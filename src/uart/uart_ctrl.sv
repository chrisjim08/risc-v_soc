==> flow/design.v <==
localparam int unsigned BAUD_1900_RATE   = 1900;
localparam int unsigned BAUD_19200_RATE  = 19200;
localparam int unsigned BAUD_57600_RATE  = 57600;
localparam int unsigned BAUD_115200_RATE = 115200;
module baud_gen #(
  parameter  int unsigned ClockFrequency   = 50_000_000,
  parameter  int unsigned OverSampleRate   = 16,
  localparam int unsigned Baud1900Divsor   = ClockFrequency / (BAUD_1900_RATE   * OverSampleRate),
  localparam int unsigned Baud19200Divsor  = ClockFrequency / (BAUD_19200_RATE  * OverSampleRate),
  localparam int unsigned Baud57600Divsor  = ClockFrequency / (BAUD_57600_RATE  * OverSampleRate),
  localparam int unsigned Baud115200Divsor = ClockFrequency / (BAUD_115200_RATE * OverSampleRate),
  localparam int unsigned MinDivsorWidth   = $clog2(Baud1900Divsor)
) (
  input  logic       clk_i,
  input  logic       rst_i,
  input  logic       rx_busy_i,
  input  logic       tx_busy_i,
  input  logic [1:0] baud_sel_i,
  output logic       baud_clk_o
);
  logic  busy;
  assign busy = (tx_busy_i || rx_busy_i);
  logic [MinDivsorWidth-1:0] next_divsor;
  logic [MinDivsorWidth-1:0] divsor_reg;
  logic [MinDivsorWidth-1:0] next_count;
  logic [MinDivsorWidth-1:0] count_reg;
  always_comb begin
    unique case (baud_sel_i)
        2'b00: next_divsor = MinDivsorWidth'(Baud1900Divsor);
        2'b01: next_divsor = MinDivsorWidth'(Baud19200Divsor);
        2'b10: next_divsor = MinDivsorWidth'(Baud57600Divsor);
        2'b11: next_divsor = MinDivsorWidth'(Baud115200Divsor);
    endcase
    baud_clk_o = 1'b0;
    if ((next_divsor != divsor_reg) && !busy) begin
      next_count     = '0;
    end else if (count_reg == (divsor_reg-1)) begin
      next_count     = '0;
      baud_clk_o = 1'b1;
    end else next_count = count_reg + 1;
  end
  always_ff @(posedge clk_i or posedge rst_i) begin
    if (rst_i) begin
      count_reg   <= '0;
      divsor_reg  <= MinDivsorWidth'(Baud1900Divsor);
    end else begin
      count_reg   <= next_count;
      if (!busy) divsor_reg <= next_divsor;
    end
  end
endmodule 
module fifo #(
  parameter  int unsigned DataWidth    = 32,
  parameter  int unsigned Depth        = 16,  
  localparam int unsigned PointerWidth = $clog2(Depth)
) (
  input logic                  clk_i,
  input logic                  rst_i,
  input logic                  rd_en_i,
  input logic                  wr_en_i,
  input logic [DataWidth-1:0]  wdata_i,
  output logic                 full_o,
  output logic                 empty_o,
  output logic [DataWidth-1:0] rdata_o
);
  logic [PointerWidth:0] rd_ptr, wr_ptr;
  logic [DataWidth-1:0]  mem [Depth-1:0];
  logic  rd_valid , wr_valid;
  assign rd_valid = (rd_en_i && !empty_o);
  assign wr_valid = (wr_en_i && !full_o);
  assign empty_o = (rd_ptr == wr_ptr);
  assign full_o  = (rd_ptr == {~wr_ptr[PointerWidth], wr_ptr[PointerWidth-1:0]});
  always_ff @(posedge clk_i or posedge rst_i) begin
    if(rst_i) begin
      rd_ptr    <= '0;
      wr_ptr    <= '0;
      rdata_o <= '0;
    end 
    else begin
      if (rd_valid) begin
        rdata_o <= mem[rd_ptr[PointerWidth-1:0]];
        rd_ptr    <= rd_ptr + 1;
      end
      if (wr_valid) begin
        mem[wr_ptr[PointerWidth-1:0]] <= wdata_i;
        wr_ptr                        <= wr_ptr + 1;
      end 
    end
  end
  initial begin
    if ((Depth & (Depth-1)) != 0) $error("FIFO Depth must be power of two");
  end
endmodule
module uart_ctrl #(
  parameter int unsigned UartDataWidth  = 8,
  parameter int unsigned BusDataWidth   = 32,
  parameter int unsigned FifoDepth      = 16,
  parameter int unsigned ClockFrequency = 50_000_000,
  parameter int unsigned OverSampleRate = 16
) (
  input  logic                    clk_i,
  input  logic                    rst_i,
  input  logic                    rxd_i,
  input  logic                    bus_wr_en_i,
  input  logic [BusDataWidth-1:0] bus_addr_i,
  input  logic [BusDataWidth-1:0] bus_wdata_i,
  output logic                    txd_o,
  output logic [BusDataWidth-1:0] bus_rdata_o
);
  logic baud_clk;
  logic rx_valid;
  logic [UartDataWidth-1:0] rx_data;
  logic rx_fifo_rd_en;
  logic rx_fifo_full;
  logic rx_fifo_empty;
  logic tx_valid;
  assign tx_valid = ~tx_fifo_empty;
  logic tx_fifo_wr_en;
  logic tx_fifo_rd_en;
  assign tx_fifo_rd_en = ~tx_busy;
  logic tx_fifo_full;
  logic tx_fifo_empty;
  logic [UartDataWidth-1:0] tx_fifo_rdata;
  logic rx_busy, rx_busy_r, tx_busy;
  always_ff @(posedge clk_i or posedge rst_i) begin
    if (rst_i) begin
      rx_busy <= 1'b0;
    end else begin
      rx_busy <= rx_busy_r;
    end
  end
  logic [1:0] baud_rate_d;
  logic [1:0] baud_rate_q;
  logic [2:0] status_reg;
  assign status_reg = {tx_busy,rx_busy,rx_valid};
  logic [UartDataWidth-1:0] rx_fifo_rdata; 
  logic [UartDataWidth-1:0] tx_wdata_d;
  logic [UartDataWidth-1:0] tx_wdata_q;
  always_ff @(posedge clk_i or posedge rst_i) begin
    if (rst_i) begin
      baud_rate_q <= 2'b00;
      tx_wdata_q   <= '0;
    end else begin
      baud_rate_q <= baud_rate_d;
      tx_wdata_q   <= tx_wdata_d;
    end
  end
  always_comb begin 
    rx_fifo_rd_en = 1'b0;
    tx_fifo_wr_en = 1'b0;
    baud_rate_d = baud_rate_q;
    tx_wdata_d   = tx_wdata_q;
    bus_rdata_o = '0;
    unique case (bus_addr_i[1:0])
      2'b00: begin 
        if (bus_wr_en_i) begin
          baud_rate_d      = bus_wdata_i[1:0]; 
        end else begin
          bus_rdata_o[1:0] = baud_rate_q;
        end
      end
      2'b01: bus_rdata_o = BusDataWidth'(status_reg);
      2'b10: begin
        rx_fifo_rd_en  = 1'b1;
        bus_rdata_o      = BusDataWidth'(rx_fifo_rdata);           
      end
      2'b11: begin 
        if (bus_wr_en_i) begin
          tx_fifo_wr_en = 1'b1; 
          tx_wdata_d = bus_wdata_i[7:0]; 
        end
      end
      default: ;
    endcase
  end
  baud_gen #(
    .ClockFrequency(ClockFrequency),
    .OverSampleRate(OverSampleRate)
  ) baud_generator (
    .clk_i(clk_i),
    .rst_i(rst_i),
    .rx_busy_i(rx_busy),
    .tx_busy_i(tx_busy),
    .baud_sel_i(baud_rate_q),
    .baud_clk_o(baud_clk)
  );
  uart_rx #(                           
    .DataWidth(UartDataWidth)
  ) uart_reciever (
    .clk_i(clk_i),
    .rst_i(rst_i),
    .baud_clk_i(baud_clk),
    .rxd_i(rxd_i),
    .valid_o(rx_valid),
    .busy_o(rx_busy_r),
    .data_o(rx_data)
  );
  fifo #(
    .DataWidth(UartDataWidth),
    .Depth(FifoDepth)
  ) recieve_fifo (
    .clk_i(clk_i),
    .rst_i(rst_i),
    .rd_en_i(rx_fifo_rd_en),
    .wr_en_i(rx_valid),
    .wdata_i(rx_data),
    .full_o(rx_fifo_full),
    .empty_o(rx_fifo_empty),
    .rdata_o(rx_fifo_rdata) 
  );
  fifo #(
    .DataWidth(UartDataWidth),
    .Depth(FifoDepth)
  ) transmit_fifo (
    .clk_i(clk_i),
    .rst_i(rst_i),
    .rd_en_i(tx_fifo_rd_en), 
    .wr_en_i(tx_fifo_wr_en),                    
    .wdata_i(tx_wdata_q),
    .full_o(tx_fifo_full),
    .empty_o(tx_fifo_empty),
    .rdata_o(tx_fifo_rdata)
  );
  uart_tx #(
    .DataWidth(UartDataWidth)
  ) uart_transmitter (
    .clk_i(clk_i),
    .rst_i(rst_i),
    .baud_clk_i(baud_clk),
    .valid_i(tx_valid),
    .data_i(tx_fifo_rdata),
    .txd_o(txd_o), 
    .busy_o(tx_busy)
  );
endmodule
module uart_rx #(
  parameter  int unsigned DataWidth  = 8,
  localparam int unsigned CountWidth = $clog2(DataWidth)
  ) (
  input  logic                 clk_i,
  input  logic                 rst_i,
  input  logic                 baud_clk_i,
  input  logic                 rxd_i,
  output logic                 valid_o,
  output logic                 busy_o,
  output logic [DataWidth-1:0] data_o
);
  logic rxd_r;
  logic rxd;
  always_ff @(posedge clk_i or posedge rst_i) begin
    if (rst_i) begin
      rxd_r <= 1'b1;
      rxd   <= 1'b1;
    end else begin
      rxd_r <= rxd_i;
      rxd   <= rxd_r;
    end
  end
  typedef enum { 
    Idle, StartBit, DataBits, StopBit 
  } uart_state_e;
  uart_state_e state_reg;
  uart_state_e next_state;
  logic [DataWidth-1:0] sbuff_reg;
  logic [DataWidth-1:0] next_sbuff;
  logic [CountWidth-1:0] count_reg;
  logic [CountWidth-1:0] next_count;
  logic  sbuff_full;
  assign sbuff_full = (count_reg == CountWidth'(DataWidth-1));
  assign data_o  = sbuff_reg;
  always_ff @(posedge clk_i or posedge rst_i) begin : memory_block
    if (rst_i) begin
      state_reg <= Idle;
      sbuff_reg <= '0;
      count_reg <= '0;
    end else begin
      state_reg <= next_state;
      count_reg <= next_count;
      sbuff_reg <= next_sbuff;
    end
  end
  always_comb begin : next_state_logic
    next_state = state_reg;
    next_count = count_reg;
    next_sbuff = sbuff_reg;
    valid_o = 1'b0;
    busy_o  = 1'b1;
    if (baud_clk_i) begin
      unique case (state_reg)    
        Idle: begin
          if (!rxd) begin
            next_state = StartBit;
          end else busy_o = 1'b0;
        end
        StartBit: begin
          next_sbuff = {rxd, sbuff_reg[DataWidth-1:1]};
          next_count = count_reg + 1;
          next_state = DataBits;
        end
        DataBits: begin
          next_sbuff = {rxd, sbuff_reg[DataWidth-1:1]};
          next_count = count_reg + 1;
          if (sbuff_full) next_state = StopBit;
        end
        StopBit: begin 
          next_state = Idle;
          valid_o    = 1'b1;
        end
        default: ;
      endcase
    end 
  end
endmodule
module uart_tx #(
  parameter  int unsigned DataWidth  = 8,
  localparam int unsigned CountWidth = $clog2(DataWidth)
  ) (
  input  logic                 clk_i,
  input  logic                 rst_i,
  input  logic                 baud_clk_i,
  input  logic                 valid_i,
  input  logic [DataWidth-1:0] data_i,
  output logic                 txd_o,
  output logic                 busy_o
);
  typedef enum { 
    Idle, StartBit, DataBits, StopBit 
  } uart_state_e;
  uart_state_e state_reg;
  uart_state_e next_state;
  logic [DataWidth-1:0] sbuff_reg;
  logic [DataWidth-1:0] next_sbuff;
  logic [CountWidth-1:0] count_reg;
  logic [CountWidth-1:0] next_count;
  always_ff @(posedge clk_i or posedge rst_i) begin : memory_block
    if (rst_i) begin
      state_reg <= Idle;
      sbuff_reg <= '0;
      count_reg <= '0;
    end else begin
      state_reg <= next_state;
      count_reg <= next_count;
      sbuff_reg <= next_sbuff;
    end
  end
  logic  sbuff_empty;
  assign sbuff_empty = (count_reg == CountWidth'(DataWidth-1));
  always_comb begin : next_state_logic
    next_state = state_reg;
    next_count = count_reg;
    next_sbuff = sbuff_reg;
    txd_o     = 1'b1;
    busy_o    = 1'b1;
    unique case (state_reg)    
      Idle: begin
        if (valid_i) begin
          next_sbuff = data_i;
          next_state = StartBit;
        end else busy_o = 1'b0;
      end
      StartBit: begin
        if (baud_clk_i) begin
          txd_o      = 1'b1;
          next_state = DataBits;
        end
      end
      DataBits: begin
        if (baud_clk_i) begin
          txd_o      = sbuff_reg[0];
          next_sbuff = sbuff_reg >> 1;
          next_count = count_reg + 1;
          if (sbuff_empty) next_state = StopBit;
        end
      end
      StopBit: begin 
        if (baud_clk_i) begin
          txd_o    = 1'b0;
          next_state = Idle;
        end
      end
      default: ;
    endcase
  end
endmodule
# From RTL to reports: uart_ctrl
# Tool output for the design above, in the order of the flow.
# Lines are those of the file above, counted from 1.
# Operators: Yosys type, input widths -> output width; for muxes data width and select width s.
# Not given: n/a
# setup
top_module,uart_ctrl
clock_port,clk_i
cell_library,sky130hd
lib_corner,tt_025C_1v80

# After elaboration
# Counts by Yosys on the flattened word-level netlist (proc, flatten, opt, wreduce). Print and check cells are left out. Cells with the same type and inputs are merged into one.
# word_totals
reg_bits,413
word_cells,259
inputBits,68
# op_classes
n_addsub,8
logic,6
reduce_logical,66
eq_ne,89
muxes,39
# op_table
operator,count
$pmux 8 s16,2
$pmux 32 s4,2
$mux 32,7
$eq 32x2->1 const B,4
$eq 4x4->1 const B,32
$reduce_and 3->1,33
$pmux 30 s3,1
$eq 32x1->1 const B,2
$logic_not 32->1,2
$eq 4x3->1 const B,16
$pmux 11 s4,1
$eq 11x32->1,1
$eq 4x2->1 const B,8
$mux 8,4
$mux 11,2
$add 5x1->5 const B,4
$eq 5x5->1,4
$eq 4x1->1 const B,4
$logic_not 4->1,4
$pmux 8 s2,1
$ne 2x2->1 const B,7
$sub 11x1->12 const B,1
$mux 1,12
$add 11x1->11 const B,1
$ne 11x11->1,1
$reduce_or 3->1,3
$eq 2x2->1 const B,4
$reduce_and 2->1,4
# Other operator kinds: 17; their cells: 41.

# Longest topological paths
# Depth = most cells in a row (Yosys ltp): at word level without a register or memory, in the mapped netlist without a sequential cell, where the memories' decode and read muxes count.
# logic_depth
word_depth,10
abc_area,0
ltp_mapped,11
depth_no_buf,9

# Netlist
# Source: synth_stat.txt of the flow (Yosys; design flattened, memories mapped). It holds for the ABC_AREA given above (unset counts as 0); a run with the other value may have another netlist.
# Totals and module areas in this step are rounded.
# by_type
type,count,area_total_um2
sky130_fd_sc_hd__edfxtp_1,128,3.84E+03
sky130_fd_sc_hd__dfrtp_1,82,2.05E+03
sky130_fd_sc_hd__ha_1,20,250.24
sky130_fd_sc_hd__mux2_2,21,236.477
sky130_fd_sc_hd__xnor2_1,26,227.718
sky130_fd_sc_hd__dfstp_2,8,210.202
sky130_fd_sc_hd__buf_4,24,180.173
sky130_fd_sc_hd__nand2_1,48,180.173
sky130_fd_sc_hd__nor2_1,47,176.419
sky130_fd_sc_hd__xor2_1,19,166.41
sky130_fd_sc_hd__clkbuf_1,44,165.158
sky130_fd_sc_hd__a22o_1,17,148.893
sky130_fd_sc_hd__o21ai_0,28,140.134
sky130_fd_sc_hd__a21oi_1,27,135.13
sky130_fd_sc_hd__mux2_1,10,112.608
sky130_fd_sc_hd__inv_1,28,105.101
sky130_fd_sc_hd__a222oi_1,9,90.086
sky130_fd_sc_hd__nand3_1,18,90.086
# Not listed: further types 49, cells in them 143.
# synth_totals
sequential_area_um2,6106
ff_cells,218
yosys_area_um2,9573
cell_count,747
n_buf,78
# By module: a second synthesis without flattening, with its own total; a netlist apart from the flattened one above.
# unflattened
cells_unflattened,1095
area_unflattened_um2,15540
# Rows give one instance, submodules left out.
# by_module
mod,mod_seq_area_um2,area_um2,n_inst,n_cells
fifo,4294,6027,2,394
baud_gen,480.5,1262,1,137
uart_ctrl,275.3,804.5,1,69
uart_tx (DataWidth=8),376.6,711.9,1,55
uart_rx (DataWidth=8),429.2,710.7,1,46

# Path before layout
# Source: OpenSTA report_checks on the synthesized netlist (no wires, ideal clock, input and output delay 20% of the period each), path of least setup slack; recovery checks are left aside. Register names are those of the netlist, which keeps one name where synthesis merged equal registers.
# synth_path
kind,input to register
start,input port rst_i
end,register recieve_fifo.mem[13][0]
t_arrival_ps,4305
driving_pins,3
clock_period_ps,6500
path_buffers,0
path_slack_ps,1812
required_time_ps,6117
launch_ps,1300
delay_ps,3388
in_delay_ps,1300
synth_period_reached_ps,4688
# "delay_ps" is the arrival time less input delay plus setup time.
# "driving_pins" counts driving pins, that of a launching flip-flop among them; a cell with two outputs on the path counts twice.
# "synth_period_reached_ps" = period - worst setup slack (recovery checks aside). The figure is calculated, with input and output delays left at 20% of the set period.
# Between the ends stands the longest chain of elaborated cells between them, by number of cells; it is not shown to be the way that was timed. Of several equally long chains one is given.
# Each line given opens the expression or statement behind the cell; cells for indexed reads and writes are added by Yosys, which also makes memories of some case tables.
# Where a signal picks the word or bit written, the line may be left out of the assigning lines.
# synth_between
path_cell_list,sky130_fd_sc_hd__inv_1 sky130_fd_sc_hd__nand2_1 sky130_fd_sc_hd__nor3_1
elab_chain_len,2
cone_cells,2
cone_classes,logic (1); reduce/logical (1)
# synth_lines
item,line,rtl
from (decl),102,"input  logic                    rst_i,"
$not 1->1,n/a,
$reduce_and 3->1,n/a,
to (decl),67,logic [DataWidth-1:0]  mem [Depth-1:0];

# Path in the finished layout
# Path of least setup slack in the final report of run B (OpenROAD, finished layout, wires in). Where an end is a register, its clock arrival counts in the times.
# The report prints the path's times to 10 ps; the period is as set.
# layout_path
kind,register to output
start,register baud_generator.divsor_reg[4]
end,output port bus_rdata_o[0]
driving_pins,9
path_buffers,1
required_time_ps,4020
t_arrival_ps,2890
path_slack_ps,1140
clock_period_ps,5030
launch_ps,500
# Between the ends stands the longest chain of elaborated cells between them, by number of cells; it is not shown to be the way that was timed. Of several equally long chains one is given.
# layout_between
path_cell_list,sky130_fd_sc_hd__dfrtp_2 sky130_fd_sc_hd__or4_4 sky130_fd_sc_hd__o311a_4 sky130_fd_sc_hd__nor4_4 sky130_fd_sc_hd__o311ai_4 sky130_fd_sc_hd__nor3_4 sky130_fd_sc_hd__nand4b_1 sky130_fd_sc_hd__o21ai_0 sky130_fd_sc_hd__clkbuf_2
elab_chain_len,6
cone_cells,8
cone_classes,add/sub (1); eq/ne (2); mux (4); reduce/logical (1)
# layout_lines
item,line,rtl
from (decl),24,logic [MinDivsorWidth-1:0] divsor_reg;
from (assign),45,divsor_reg  <= MinDivsorWidth'(Baud1900Divsor);
from (assign),48,if (!busy) divsor_reg <= next_divsor;
$sub 11x1->12,37,end else if (count_reg == (divsor_reg-1)) begin
$eq 11x32->1,37,
$mux 1,37,
$mux 1,35,if ((next_divsor != divsor_reg) && !busy) begin
$mux 1,288,if (baud_clk_i) begin
$pmux 2 s4,154,unique case (bus_addr_i[1:0])
to (decl),108,output logic [BusDataWidth-1:0] bus_rdata_o

--- measured runs ---
Module uart_ctrl, platform sky130hd: 2 stored runs of the flow (Yosys, OpenROAD) with differing settings, in no particular order. Input and output delays are each 20% of the period that was set; the output load is 0.01 pF.
"period_reached_ps" = clock period - worst setup slack. The figure is calculated, with input and output delays left at 20% of the set period.
"worst_path_time_ps" means the part of the period allowed to the worst setup path (the constraints hold back 20% at inputs and 20% at outputs) less its slack; where the path has registers, the arrival times of their clocks count too.
"final_power_uw": no workload was simulated; the value follows from the tool's default switching activity.
"worst_path_time_ps" is given in steps of 10 ps.
The measured numbers are rounded.

Run A, flow files:
==> flow/run.sh <==
#!/bin/bash
# the make line also repeats the synthesis and layout settings of config.mk as NAME=value (left out here)
make -C /OpenROAD-flow-scripts/flow DESIGN_CONFIG=/design/flow/config.mk WORK_HOME=/design/flow/orfs CLKGATE_MAP_FILE= finish
==> flow/config.mk <==
export PLATFORM = sky130hd
export DESIGN_NAME = uart_ctrl
export DESIGN_NICKNAME = uart_ctrl
export VERILOG_FILES = /design/flow/design.v
export SDC_FILE = /design/flow/constraint.sdc
export NUM_CORES = 4
export LEC_CHECK = 0
export ABC_AREA = 1
export CAP_MARGIN = 40
export CELL_PAD_IN_SITES_GLOBAL_PLACEMENT = 3
export CORE_MARGIN = 2
export CORE_UTILIZATION = 59
export CTS_CLUSTER_DIAMETER = 119
export CTS_CLUSTER_SIZE = 41
export GPL_ROUTABILITY_DRIVEN = 0
export MAX_ROUTING_LAYER = met5
export MIN_ROUTING_LAYER = met2
export PLACE_DENSITY_LB_ADDON = 0.14
export SETUP_SLACK_MARGIN = 1.12
export SLEW_MARGIN = 20
export TNS_END_PERCENT = 90
==> flow/constraint.sdc <==
create_clock -name core_clock -period 4.33 [get_ports {clk_i}]
set_input_delay 0.8660 -clock core_clock [delete_from_list [all_inputs] [get_ports {clk_i}]]
set_output_delay 0.8660 -clock core_clock [all_outputs]
set_load 0.01 [all_outputs]

Run A: did not finish, placement stopped with FLW-0024

Run B, flow files:
==> flow/run.sh <==
#!/bin/bash
# the make line also repeats the synthesis and layout settings of config.mk as NAME=value (left out here)
make -C /OpenROAD-flow-scripts/flow DESIGN_CONFIG=/design/flow/config.mk WORK_HOME=/design/flow/orfs CLKGATE_MAP_FILE= finish
==> flow/config.mk <==
export PLATFORM = sky130hd
export DESIGN_NAME = uart_ctrl
export DESIGN_NICKNAME = uart_ctrl
export VERILOG_FILES = /design/flow/design.v
export SDC_FILE = /design/flow/constraint.sdc
export NUM_CORES = 4
export LEC_CHECK = 0
export CAP_MARGIN = 20
export CORE_MARGIN = 2
export CORE_UTILIZATION = 40
export SETUP_SLACK_MARGIN = 1.0
export SLEW_MARGIN = 20
==> flow/constraint.sdc <==
create_clock -name core_clock -period 5.03 [get_ports {clk_i}]
set_input_delay 1.0060 -clock core_clock [delete_from_list [all_inputs] [get_ports {clk_i}]]
set_output_delay 1.0060 -clock core_clock [all_outputs]
set_load 0.01 [all_outputs]

==> results of run B, as CSV <==
result,value
total_negative_slack_ps,0
final_setup_ws_ps,1135
post_route_stdcell_area_um2,10870
worst_path_time_ps,2890
critical_path_type,"register to output"
period_reached_ps,3895
ws_hold_ps,364
synth_chip_area_um2,9573
design_die_area_um2,25190
final_power_uw,3840
post_route_util_pct,46.3
--- end ---
